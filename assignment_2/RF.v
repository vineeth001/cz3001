==> flow/design.v <==
`timescale 1ns / 1ps
module Reg_File (
	input Clock,
	input Reset,
	input Wen,
	input [4-1:0] RAddr1, 
	input [4-1:0] RAddr2, 
	input [4-1:0] WAddr, 
	input [16-1:0] WData, 
	output [16-1:0] RData1,
	output [16-1:0] RData2
	);
	reg [16-1:0] RegFile[0:15];
	always@(posedge Clock)
		begin
			if(!Reset)
				begin
					RegFile[0]  <= 0;
					RegFile[1]  <= 0;
					RegFile[2]  <= 0;
					RegFile[3]  <= 0;
					RegFile[4]  <= 0;
					RegFile[5]  <= 0;
					RegFile[6]  <= 0;
					RegFile[7]  <= 0;
					RegFile[8]  <= 0;
					RegFile[9]  <= 0;
					RegFile[10]  <= 0;
					RegFile[11]  <= 0;
					RegFile[12]  <= 0;
					RegFile[13]  <= 0;
					RegFile[14]  <= 0;
					RegFile[15]  <= 0;
				end
			else
				RegFile[WAddr] <= ((Wen == 1) && (WAddr != 0)) ? WData : RegFile[WAddr];
		end
	assign RData1 = ((WAddr == RAddr1) && (WAddr != 0)) ? WData : RegFile[RAddr1];
	assign RData2 = ((WAddr == RAddr2) && (WAddr != 0)) ? WData : RegFile[RAddr2];
endmodule  
# From RTL to reports: Reg_File
# The steps from the RTL of Reg_File to its reports follow in flow order.
# Lines are those of the file above, counted from 1.
# Cell names lack the library's common part.
# A cell with - has no value.
# inputs
top_module	Reg_File
clock	Clock
library	sky130hd
lib_corner	tt_025C_1v80

# After elaboration
# Counts by Yosys on the flattened word-level netlist (proc, flatten, opt, wreduce; memories kept). Register bits leave out memories and registers merged into their read ports (data or address); mux counts leave out enables and synchronous resets folded into registers. Print and check cells are left out. Cells with the same type and inputs are merged into one.
# Yosys's memory passes give these memory sizes; they may raise the number of words (mostly to a power of two), join words into wider ones and drop unused or constant bits.
# bits
register_bits	0
latch_bits	0
mem_bits_rw	256
rom_bits	0
memories	1
input_bits	31
output_inout_bits	32
wordCells	16
# mem_list
memory	words	word_bits	line	source
RegFile	16	16	13	reg [16-1:0] RegFile[0:15];
# classes
n_addsub	0
multipliers	0
n_div	0
n_cmp	0
equal	3
shift	0
mux	7
logic	0
reduce_and_logical	5
# op_table
operator	n
two-way mux 16 bit	4
== test 4 bit	2
nonzero test 4 bit	1
two-way mux 4 bit	1
logical AND 1 bit	3
inequality test 2 bit with constant B	1
AND reduction 2 bit	1
two-way mux 1 bit	2

# Depth
# Yosys ltp: most cells in a row. Word level: on the elaborated netlist, between registers, memories and ports. Mapped: between sequential cells and ports; inverters and the memories' decode and read muxes count.
# depth
depth_word	4
abc_area	0
ltp_mapped	6
mapped_depth_nobuf	4

# Mapped cells and area
# Yosys stat after the flow's synthesis: flattened, memories mapped to cells. It holds for the ABC_AREA given above (unset counts as 0); a run with the other value may have another netlist.
# Totals and module areas in this step are rounded.
# synth_totals
cell_count	884
synth_area_um2	14000
sequential_area_um2	7700
ffs	256
buffers	79
# by_type
cell	n	type_area_um2
edfxtp_1	256	7.69E+03
mux4_2	119	2680.07
and2_1	240	1501.44
mux2i_1	96	960.922
mux2_2	22	247.738
mux4_1	9	236.477
mux2_4	10	150.144
clkbuf_1	35	131.376
buf_6	9	101.347
buf_2	20	100.096
nand2b_1	8	50.048
o21ai_0	9	45.043
buf_12	2	40.038
nor4_2	3	37.536
xnor2_1	4	35.034
xor2_1	4	35.034
buf_1	9	33.782
nor2_1	9	33.782
# Other cell types: 12; their cells: 20.

# Timing after synthesis
# Source: OpenSTA report_checks on the synthesized netlist (no wires, ideal clock, input and output delay 20% of the period each), path of least setup slack; recovery checks are left aside. Register names are those of the netlist, which keeps one name where synthesis merged equal registers.
# synth_path
path_type	input-to-reg
startpoint	in WAddr[0]
endpoint	mem RegFile[6][0]
clock_period_ps	3120
in_delay_ps	624
setup_time_ps	411
launch_ps	624
arrival_ps	2348
required_time_ps	2709
slack_ps	361
delay_ps	2135
stages	3
path_buffers	1
period_less_setup_slack_ps	2759
# "delay_ps" = arrival - input delay + setup time.
# "stages" counts driving pins, that of a launching flip-flop among them; a cell with two outputs on the path counts twice.
# "period_less_setup_slack_ps" = period - worst setup slack (recovery checks aside). The figure is calculated, with input and output delays left at 20% of the set period.
# Between the ends stands the longest chain of elaborated cells between them, by number of cells; it is not shown to be the way that was timed. Of several equally long chains one is given.
# Each line given opens the expression or statement behind the cell; cells for indexed reads and writes are added by Yosys, which also makes memories of some case tables.
# The path ends at the enable pin of a flip-flop; only ways to that pin are counted.
# synth_between
path_cell_list	buf_2 > nand4b_1 > o21ai_0
elab_chain_len	4
cone_cells	5
classes_between	eq/ne: 1; mux: 1; reduce/logical: 3
# synth_lines
item	line	source
from (decl)	8	input [4-1:0] WAddr,
nonzero test 4 bit	36	RegFile[WAddr] <= ((Wen == 1) && (WAddr != 0)) ? WData : RegFile[WAddr];
logical AND 1 bit	36
inequality test 2 bit	-
AND reduction 2 bit	-
to (decl)	13	reg [16-1:0] RegFile[0:15];

# Path in the finished layout
# Path of least setup slack in the final report of flow run 1 (OpenROAD, finished layout, wires in). Where an end is a register, its clock arrival counts in the times.
# The path's times are printed in steps of 10 ps; the period is the one set.
# layout_path
path_type	input-to-output
startpoint	in RAddr2[0]
endpoint	out RData2[2]
clock_period_ps	2960
in_delay_ps	590
output_delay_ps	590
launch_ps	590
arrival_ps	2340
required_time_ps	2370
slack_ps	30
stages	9
path_buffers	5
# Between the ends stands the longest chain of elaborated cells between them, by number of cells; it is not shown to be the way that was timed. Of several equally long chains one is given.
# layout_between
path_cell_list	buf_16 > buf_12 > buf_12 > buf_6 > mux4_2 > mux2i_2 > mux2i_1 > mux2_4 > buf_6
elab_chain_len	3
cone_cells	4
lines_between	2
classes_between	eq/ne: 1; mux: 1; reduce/logical: 1; memory: 1
# layout_lines
item	line	source
from (decl)	7	input [4-1:0] RAddr2,
== test 4 bit	39	assign RData2 = ((WAddr == RAddr2) && (WAddr != 0)) ? WData : RegFile[RAddr2];
logical AND 1 bit	39
two-way mux 16 bit	39
to (decl)	11	output [16-1:0] RData2

# Record of 2 stored runs of the RTL-to-layout flow on Reg_File, platform sky130hd. The runs are unordered. Constraints: input delay and output delay 20% of the set period each, output load 0.01 pF.
# "worstPathTime_ps" is the time allowed to the run's worst setup path (the clock period less input and output delay, where it has them) less its slack. Clock arrival times count: a late capture clock shortens it, a late launch clock lengthens it.
# "power_total_uw" rests on the timing tool's default activity at the inputs, not on a simulated workload.
# "worstPathTime_ps" is given in steps of 10 ps.
# The measured numbers are rounded.
# A setting shown as - is not set for that run.
# Among the results, - means that no value is shown for the run.
setting or result,flow run 1,flow run 2
period_ns,2.96,1.86
CORE_UTILIZATION,26,69
CAP_MARGIN,20,20
CORE_MARGIN,2,2
SLEW_MARGIN,20,20
PLACE_DENSITY_LB_ADDON,-,0.08
HOLD_SLACK_MARGIN,-,0.18
CORE_ASPECT_RATIO,-,0.86
CELL_PAD_IN_SITES_DETAIL_PLACEMENT,-,2
ABC_AREA,-,1
GPL_TIMING_DRIVEN,-,1
GPL_ROUTABILITY_DRIVEN,-,1
MIN_ROUTING_LAYER,-,met1
MAX_ROUTING_LAYER,-,met5
utilization_frac,0.34,-
worstPathTime_ps,1740,-
critical_path_kind,input-to-output,-
power_total_uw,9600,-
cell_area_final_um2,19000,-
total_die_area_um2,57000,-
yosys_chip_area_um2,14000,-
worst_setup_slack_ps,31,-
ws_hold_ps,1000,-
tns_setup_ps,0,-
# Flow run 2: no results, placement failed with DPL-0033
